==> flow/design.v <==
`timescale 1ns / 1ps
module Rom (
    input  [5:0] addr,     
    output [7:0] data      
);
  reg [7:0] memory [0:63];
  integer i;
  initial begin
    for (i = 0; i < 64; i = i + 1) begin
      memory[i] = i;    
    end
  end
  assign data = memory[addr];
endmodule
`timescale 1ns / 1ps
module zig_zag_traversal (
    input clk,
    input reset,
    output reg done,
    input [5:0] ram_read_addr,       
    output [7:0] ram_read_data       
);
  wire [7:0] rom_data;
  reg [5:0] rom_addr;        
  reg [5:0] ram_write_addr;   
  Rom rom_inst (
    .addr(rom_addr),
    .data(rom_data)
  );
  reg [7:0] ram [0:63];
  assign ram_read_data = ram[ram_read_addr]; 
  reg [3:0] diag;
  reg [3:0] r;      
  parameter S_INIT    = 2'b00;
  parameter S_PROCESS = 2'b01;
  parameter S_DONE    = 2'b10;
  reg [1:0] state;
  reg [3:0] r_min;
  reg [3:0] r_max;
  always @(posedge clk or posedge reset) begin
    if (reset) begin
      state           <= S_INIT;
      diag            <= 0;
      ram_write_addr  <= 0;
      done            <= 0;
    end else begin
      case (state)
        S_INIT: begin
          if (diag < 8) begin
            r_min <= 0;
            r_max <= diag;
          end else begin
            r_min <= diag - 7;
            r_max <= 7;
          end
          if (diag[0] == 1) begin
            r <= r_max;
          end else begin
            r <= r_min;
          end
          state <= S_PROCESS;
        end
        S_PROCESS: begin
          rom_addr <= r * 8 + (diag - r);
          ram[ram_write_addr] <= rom_data;
          ram_write_addr <= ram_write_addr + 1;
          if (diag[0] == 1) begin
            if (r > r_min) begin
              r <= r - 1;
            end else begin
              if (diag < 14) begin
                diag <= diag + 1;
                state <= S_INIT;
              end else begin
                state <= S_DONE;
              end
            end
          end else begin
            if (r < r_max) begin
              r <= r + 1;
            end else begin
              if (diag < 14) begin
                diag <= diag + 1;
                state <= S_INIT;
              end else begin
                state <= S_DONE;
              end
            end
          end
        end
        S_DONE: begin
          done <= 1;
        end
        default: state <= S_INIT;
      endcase
    end
  end
endmodule
# From RTL to reports: zig_zag_traversal
# Tool output for the design above, in the order of the flow.
# Line numbers count from 1 in the design file above.
# Operators: Yosys type, input widths -> output width; for muxes data width and select width s.
# Cell names lack the library's common part.
# Not given: n/a
[design]
design = "zig_zag_traversal"
clock = "clk"
cell_library = "sky130hd"
pvt_corner = "tt_025C_1v80"

# Elaborated design
# Yosys after proc, flatten, opt, wreduce and memory -nomap, before mapping. Print and check cells are not counted. Equal cells are merged and count once.
# Yosys's memory passes give these memory sizes; they may raise the number of words (mostly to a power of two), join words into wider ones and drop unused or constant bits.
[word_totals]
wordCells = 311
memories = 1
reg_bits = 543
rom_bits = 384
input_bits = 8
clocked_rd_ports_x_width = 6
out_inout_bits = 9
[classes]
cmp = 4
n_reduce_logical = 73
n_addsub = 7
n_mux = 17
bitwise = 2
n_eq = 134
[memory_table]
columns = ["memory", "size", "width", "rd", "write_ports", "line_no", "rtl"]
rows = [
  ["rom_inst.memory", 64, 6, 1, 0, 6, "reg [7:0] memory [0:63];"],
]
[op_table]
columns = ["cell", "count"]
rows = [
  ["$pmux 8 s64", 1],
  ["$eq 6x6->1 const B", 64],
  ["$reduce_and 3->1", 65],
  ["$eq 6x5->1 const B", 32],
  ["$eq 6x4->1 const B", 16],
  ["$eq 6x3->1 const B", 8],
  ["$mux 4", 9],
  ["$eq 6x2->1 const B", 4],
  ["$ne 3x3->1 const B", 4],
  ["$eq 6x1->1 const B", 2],
  ["$logic_not 6->1", 2],
  ["$add 4x1->4 const B", 2],
  ["$lt 4x4->1 const B", 2],
  ["$reduce_and 4->1", 2],
  ["$pmux 4 s2", 1],
  ["$mux 2", 4],
  ["$add 6x1->6 const B", 1],
  ["$add 6x5->6", 1],
  ["$pmux 2 s3", 1],
  ["$mux 6", 1],
  ["$sub 4x4->5", 1],
  ["$ne 2x2->1 const B", 2],
  ["$reduce_and 2->1", 2],
  ["$sub 4x1->4 const B", 1],
  ["$sub 4x3->4 const B", 1],
  ["$gt 4x4->1", 1],
  ["$lt 4x4->1", 1],
  ["$not 1->1", 2],
]
# Other operator kinds: 4; their cells: 4.

# Logic depth
# Longest topological path by Yosys (ltp), each cell counted once; first at word level (registers and memories cut), then after technology mapping (sequential cells cut; the memories' decode and read muxes count).
[depth]
word_depth = 5
ABC_AREA = 0
ltp_mapped = 13
mapped_depth_nobuf = 12

# Synthesis result
# Source: synth_stat.txt of the flow (Yosys; design flattened, memories mapped). It holds for the ABC_AREA given above (unset counts as 0); a run with the other value may have another netlist.
[by_type]
columns = ["cell_type", "count", "type_area_um2"]
rows = [
  ["edfxtp_1", 402, 1.21E+04],
  ["nand3_1", 115, 575.552],
  ["a22oi_1", 46, 345.331],
  ["dfrtp_1", 13, 325.312],
  ["nor2_1", 83, 311.549],
  ["nand2_1", 65, 243.984],
  ["ha_1", 19, 237.728],
  ["a21oi_1", 40, 200.192],
  ["clkbuf_1", 45, 168.912],
  ["a22o_1", 17, 148.893],
  ["buf_2", 29, 145.139],
  ["a31oi_1", 22, 137.632],
  ["dfxtp_1", 6, 120.115],
  ["mux2i_1", 12, 120.115],
  ["o21ai_0", 22, 110.106],
  ["a32oi_1", 12, 105.101],
  ["and3_1", 16, 100.096],
  ["a221oi_1", 11, 96.342],
]
# Not listed: further types 57, cells in them 210.
[mapped]
stdcells = 1185
sequential_area_um2 = 12543.3
yosys_area_um2 = 17209.0
ff_cells = 422
# The figures by module come from a second, unflattened synthesis with its own total; it is not the netlist above.
[unflattened]
hier_cells = 1291
hier_area_um2 = 21064.0
# Each row is one instance without its submodules.
[modules]
columns = ["mod", "mod_seq_area_um2", "n_cells", "mod_area_um2", "n_inst"]
rows = [
  ["zig_zag_traversal", 16266.9, 1282, 21000.1, 1],
  ["Rom", 0.0, 9, 63.8, 1],
]

# Path before layout
# Path of least setup slack by OpenSTA after synthesis, without wires, with an ideal clock, recovery checks aside; 20% of the period is set as input and as output delay. Where synthesis merged equal registers, the netlist keeps one of their names.
[synth_timing]
kind = "input -> output"
start = "in ram_read_addr[2]"
end = "out ram_read_data[3]"
required_ps = 3400
stages = 7
input_delay_ps = 850
clock_period_ps = 4250
path_delay_ps = 1700
setup_slack_ps = 850
arrival_time_ps = 2550
out_delay_ps = 850
path_buffers = 1
synth_period_reached_ps = 3400
# "path_delay_ps" = arrival - input delay + setup time.
# A path that ends at an output port has no setup time.
# "stages" counts driving pins, that of a launching flip-flop among them; a cell with two outputs on the path counts twice.
# "synth_period_reached_ps" is the clock period less the worst setup slack; recovery checks do not enter. This is arithmetic on one report: input and output delays are still those of the set period (20% each).
# Between the ends stands the longest chain of elaborated cells between them, by number of cells; it is not shown to be the way that was timed. Of several equally long chains one is given.
# A line is the first line of the expression or statement that the cell stems from. Yosys adds cells for indexed reads and writes and turns some case tables into memories.
[synth_between]
path_cell_list = "buf_2 and4_4 a22o_1 a221oi_2 o22ai_1 or4_1 o32a_1"
elab_chain_len = 2
cells_between = 65
lines_between = 1
classes_between = "eq/ne (63); mux (1); reduce/logical (1)"
[synth_lines]
columns = ["item", "line_no", "rtl"]
rows = [
  ["start, declared", 20, "input [5:0] ram_read_addr,"],
  ["$eq 6x6->1", 31, "assign ram_read_data = ram[ram_read_addr];"],
  ["$pmux 8 s64", 31, ""],
  ["end, declared", 21, "output [7:0] ram_read_data"],
]

# Worst path after layout
# Path of least setup slack in the final report of run 1 (OpenROAD, finished layout, wires in). Where an end is a register, its clock arrival counts in the times.
# The path's times are printed in steps of 10 ps; the period is the one set.
[layout_timing]
kind = "input -> output"
start = "in ram_read_addr[0]"
end = "out ram_read_data[4]"
required_ps = 3870
out_delay_ps = 970
setup_slack_ps = 300
path_buffers = 5
stages = 10
arrival_time_ps = 3570
input_delay_ps = 970
clock_period_ps = 4840
# Between the ends stands the longest chain of elaborated cells between them, by number of cells; it is not shown to be the way that was timed. Of several equally long chains one is given.
[layout_between]
path_cell_list = "dlygate4sd2_1 bufbuf_16 and4b_1 buf_12 a32oi_2 buf_4 nand4_1 or4_1 o32a_1 clkdlybuf4s15_1"
elab_chain_len = 2
cells_between = 65
lines_between = 1
classes_between = "eq/ne (63); mux (1); reduce/logical (1)"
[layout_lines]
columns = ["item", "line_no", "rtl"]
rows = [
  ["start, declared", 20, "input [5:0] ram_read_addr,"],
  ["$eq 6x6->1", 31, "assign ram_read_data = ram[ram_read_addr];"],
  ["$pmux 8 s64", 31, ""],
  ["end, declared", 21, "output [7:0] ram_read_data"],
]

# Record of 2 stored runs of the RTL-to-layout flow on zig_zag_traversal, platform sky130hd. The runs are unordered. Constraints: input delay and output delay 20% of the set period each, output load 0.01 pF.
# "clock_period_reached_ps" = clock period - worst setup slack. The figure is calculated, with input and output delays left at 20% of the set period.
# By "worstPathTime_ps" is meant the share of the clock period that the worst setup path is allowed (20% is reserved at inputs, 20% at outputs), minus its slack. Clock arrival times at its registers enter into it.
# By "design_power_uw" is meant OpenSTA's value without simulated activity: inputs other than the clock are taken to toggle once in ten clock periods, and the tool carries that through the logic.
# "worstPathTime_ps" is given in steps of 10 ps.

[[run]]
name = "run 1"
[run.settings]
period_ns = 4.84
CORE_UTILIZATION = 37
SETUP_SLACK_MARGIN = 0.26
CELL_PAD_IN_SITES_GLOBAL_PLACEMENT = 2
GPL_ROUTABILITY_DRIVEN = 1
SLEW_MARGIN = 15
MAX_ROUTING_LAYER = "met5"
CAP_MARGIN = 20
CORE_MARGIN = 2
[run.results]
fin_util_frac = 0.461
worstPathTime_ps = 2610
worst_setup_path_type = "input -> output"
design_power_uw = 7821
worst_setup_slack_ps = 298
fin_tns_ps = 0
hold_worst_slack_ps = 445
final_die_area_um2 = 48252.7
yosys.chip_area_um2 = 17209.0
post_route_stdcell_area_um2 = 21316.7
clock_period_reached_ps = 4542

[[run]]
name = "run 2"
[run.settings]
period_ns = 4.23
CORE_UTILIZATION = 51
SETUP_SLACK_MARGIN = 0.7
TNS_END_PERCENT = 25
ABC_AREA = 0
GPL_TIMING_DRIVEN = 0
MAX_ROUTING_LAYER = "met4"
CAP_MARGIN = 20
CORE_MARGIN = 2
SLEW_MARGIN = 20
[run.results]
fin_util_frac = 0.622
worstPathTime_ps = 2370
worst_setup_path_type = "input -> output"
design_power_uw = 8717
worst_setup_slack_ps = 171
fin_tns_ps = 0
hold_worst_slack_ps = 441
final_die_area_um2 = 35229.4
yosys.chip_area_um2 = 17209.0
post_route_stdcell_area_um2 = 20752.4
clock_period_reached_ps = 4059
